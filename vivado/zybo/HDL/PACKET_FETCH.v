==> flow/design.v <==
(* dont_touch = "true" *)
module PACKET_FETCH(
    input Send_in, RST, PC_UDDATE,
    output [37:0] PACKET_OUT,
    output [4:0] PC_OUT    
);
(* dont_touch = "true" *) reg [37:0] PACKET [0:19];
integer i;
initial begin
    for (i = 0; i < 20; i = i + 1) begin
          PACKET[i] = 38'd0;
    end
    PACKET[0] = {3'b111, 8'b0, 7'd0, 1'b0, 1'b0, 1'b0, 1'b0, 16'd4};
    PACKET[1] = {3'b111, 8'b1, 7'd0, 1'b0, 1'b0, 1'b0, 1'b0, 16'd5};
    PACKET[2] = {3'b111, 8'b0, 7'd7, 1'b1, 1'b1, 1'b0, 1'b1, 16'd2};
    PACKET[3] = {3'b111, 8'b0, 7'd1, 1'b0, 1'b1, 1'b0, 1'b0, 16'd3};
    PACKET[4] = {3'b111, 8'b0, 7'd0, 1'b0, 1'b0, 1'b0, 1'b0, 16'd4};
    PACKET[5] = {3'b111, 8'b0, 7'd7, 1'b0, 1'b1, 1'b0, 1'b1, 16'd5};
    PACKET[6] = {3'b111, 8'b0, 7'd7, 1'b1, 1'b1, 1'b0, 1'b1, 16'd6};
    PACKET[7] = {3'b111, 8'b0, 7'd1, 1'b0, 1'b1, 1'b0, 1'b0, 16'd7};
end
(* dont_touch = "true" *) reg [4:0] PC = 5'd0;
always @(posedge RST or posedge PC_UDDATE) begin
    if(RST)begin
        PC <= 5'd0;
    end
    else begin
        PC <= PC + 5'd1;
    end
end
assign PACKET_OUT = PACKET[PC]; 
assign PC_OUT = PC;
endmodule
[From RTL to reports: PACKET_FETCH]
What the tools print for PACKET_FETCH, step after step.
Line numbers count from 1 in the design file above.
Cell names lack the library's common part.
The mark n/a stands for no value.
Set-up
  top: PACKET_FETCH
  clock: PC_UDDATE
  cell library: sky130hd
  timing corner: tt_025C_1v80

[Word level]
Source: Yosys, flattened and elaborated, memories not mapped. Widths are those after wreduce; folded enables and synchronous resets count as part of the registers. Registers that Yosys merges into a memory's read port (data or address) are not register bits. Print and check cells do not count. Equal cells are merged and count once.
Yosys's memory passes give these memory sizes; they may raise the number of words (mostly to a power of two), join words into wider ones and drop unused or constant bits.
Operators by class
  add/subtract/negate cells: 1
Operators with widths (number)
  adder 5 x 1 -> 5 bit with constant B: 1
Bit counts
  flip-flop bits (word level): 5
  memory bits (read-only): 260
  memory cells: 1
  bits of input ports: 3
  output and inout bits: 43
  cells after elaboration: 3
Memory list
  PACKET: depth 20, bits a word 13, read ports 1, wr ports 0, line 7  | (* dont_touch = "true" *) reg [37:0] PACKET [0:19];

[Logic depth]
Longest topological path by Yosys (ltp), each cell counted once; first at word level (registers and memories cut), then after technology mapping (sequential cells cut; the memories' decode and read muxes count).
Logic depth
  depth after elaboration: 1
  ABC_AREA: 0
  depth in mapped cells: 5
  gate-level depth less buffers: 4

[Mapped cells and area]
The flow's flattened synthesis, as Yosys stat reports it; memories are mapped. The netlist is that of the ABC_AREA named above (0 if unset); the other value can give another one.
Cell types
  buf_4: number 31, area in all 232.723 µm²
  dfrtp_1: number 5, area in all 125.12 µm²
  ha_1: number 4, area in all 50.048 µm²
  a2111oi_4: number 1, area in all 27.526 µm²
  xnor2_1: number 2, area in all 17.517 µm²
  nor3_1: number 3, area in all 15.014 µm²
  nor4b_2: number 1, area in all 15.014 µm²
  buf_6: number 1, area in all 11.261 µm²
  inv_1: number 3, area in all 11.261 µm²
  nor2_4: number 1, area in all 11.261 µm²
  mux2i_1: number 1, area in all 10.01 µm²
  nand3_1: number 2, area in all 10.01 µm²
  xor2_1: number 1, area in all 8.758 µm²
  o21a_1: number 1, area in all 7.507 µm²
  and2_1: number 1, area in all 6.256 µm²
  nor2_2: number 1, area in all 6.256 µm²
  buf_2: number 1, area in all 5.005 µm²
  conb_1: number 1, area in all 3.754 µm²
Mapped netlist
  cells in the netlist: 61
  cell area after synthesis: 574.3 µm²
  area of sequential cells: 125.1 µm²
  mapped flip-flops: 5
  buffer cells: 33

[Path before layout]
Source: OpenSTA report_checks on the synthesized netlist (no wires, ideal clock, input and output delay 20% of the period each), path of least setup slack; recovery checks are left aside. Register names are those of the netlist, which keeps one name where synthesis merged equal registers.
Timing path after synthesis
  path kind: register to output
  start point: reg PC[1]
  end point: out PACKET_OUT[21]
  period: 1760 ps
  output delay: 352 ps
  launch time at the first pin: 0 ps
  arrival: 1527 ps
  required time: 1408 ps
  path slack: -119 ps
  delay of the path: 1527 ps
  stages: 6
  path buffers: 1
  period reached after synthesis: 1879 ps
"delay of the path" = arrival - input delay + setup time.
A path that ends at an output port has no setup time.
"stages" counts driving pins, that of a launching flip-flop among them; a cell with two outputs on the path counts twice.
"period reached after synthesis" is the clock period less the worst setup slack; recovery checks do not enter. This is arithmetic on one report: input and output delays are still those of the set period (20% each).
The rows between start and end are the longest chain of elaborated cells between them; the timing report does not say that the signal goes this way. Where chains are equally long, one stands for them.
Each line given opens the expression or statement behind the cell; cells for indexed reads and writes are added by Yosys, which also makes memories of some case tables.
A memory read counts as a cell of the chain, while the word-level depth stops at memories.
On the way, after synthesis
  path through: dfrtp_1 inv_1 ha_1 mux2i_1 nor3_1 buf_4
  length of the longest elaborated chain: 1
  elaborated cells on any way between the ends: 1
  RTL lines with such cells: 1
  those cells by class: memory (1)
RTL lines, path after synthesis
  start, declared: line 22  | (* dont_touch = "true" *) reg [4:0] PC = 5'd0;
  start, assigned: line 25  | PC <= 5'd0;
  start, assigned: line 28  | PC <= PC + 5'd1;
  memory (20 x 13 bit): line 7  | (* dont_touch = "true" *) reg [37:0] PACKET [0:19];
  end, declared: line 4  | output [37:0] PACKET_OUT,
Nets of the timed path that keep an RTL name, with a line that drives or declares them; the list need not be complete.
Named nets, after synthesis
  PACKET_OUT[16]: line 31  | assign PACKET_OUT = PACKET[PC];

[Timing after layout]
Path of least setup slack in the final report of entry A (OpenROAD, finished layout, wires in). Where an end is a register, its clock arrival counts in the times.
The report prints the path's times to 10 ps; the period is as set.
Timing path after layout
  path kind: register to output
  start point: reg PC[2]
  end point: out PACKET_OUT[27]
  period: 2310 ps
  output delay: 460 ps
  launch time at the first pin: 210 ps
  arrival: 1680 ps
  required time: 1850 ps
  path slack: 170 ps
  stages: 4
  path buffers: 2
The rows between start and end are the longest chain of elaborated cells between them; the timing report does not say that the signal goes this way. Where chains are equally long, one stands for them.
A memory read counts as a cell of the chain, while the word-level depth stops at memories.
On the way, after layout
  path through: dfrtp_1 buf_4 nor4b_2 clkdlybuf4s50_1
  length of the longest elaborated chain: 1
  elaborated cells on any way between the ends: 1
  RTL lines with such cells: 1
  those cells by class: memory (1)
RTL lines, path after layout
  start, declared: line 22  | (* dont_touch = "true" *) reg [4:0] PC = 5'd0;
  start, assigned: line 25  | PC <= 5'd0;
  start, assigned: line 28  | PC <= PC + 5'd1;
  memory (20 x 13 bit): line 7  | (* dont_touch = "true" *) reg [37:0] PACKET [0:19];
  end, declared: line 4  | output [37:0] PACKET_OUT,

Design PACKET_FETCH on sky130hd. What follows are 2 stored runs of the flow, each under its own settings; their order means nothing. The constraints put input and output delay at 20% of the set period each and load the outputs with 0.01 pF.
"period reached": clock period set for the run, less the worst setup slack. It is reckoned from that one timing run; input and output delays stay at 20% of the period that was set.
"time on the worst setup path": the worst setup path's part of the clock period (all of it between registers, 20% less for each end at a port) less its slack. A launch clock that arrives late makes it longer, a capture clock that arrives late makes it shorter.
"total design power" is the tool's figure for a default switching activity; nothing was simulated.
"time on the worst setup path" is known to 10 ps.

==> entry A: settings <==
{ "period_ns": 2.31, "CORE_UTILIZATION": 58, "CAP_MARGIN": 20, "CORE_MARGIN": 2, "SLEW_MARGIN": 20 }
==> entry A: results <==
post-route utilization: 0.734
time on the worst setup path: 1680 ps
critical path type: register to output
std-cell area (final layout): 676.9 µm²
netlist area reported by Yosys: 574.3 µm²
period reached: 2141 ps
setup slack of the worst path: 169 ps
total design power: 184.1 µW
sum of negative setup slack: 0 ps
die footprint: 1257.8 µm²

==> entry B: settings <==
{ "period_ns": 2.64, "CORE_UTILIZATION": 45, "PLACE_DENSITY_LB_ADDON": 0.21, "CORE_MARGIN": 2, "ABC_AREA": 1, "CTS_CLUSTER_DIAMETER": 126, "CAP_MARGIN": 20, "SLEW_MARGIN": 20 }
==> entry B: results <==
post-route utilization: 0.576
time on the worst setup path: 1950 ps
critical path type: register to output
std-cell area (final layout): 665.6 µm²
netlist area reported by Yosys: 578.1 µm²
period reached: 2478 ps
setup slack of the worst path: 162 ps
total design power: 178.7 µW
sum of negative setup slack: 0 ps
die footprint: 1587.2 µm²
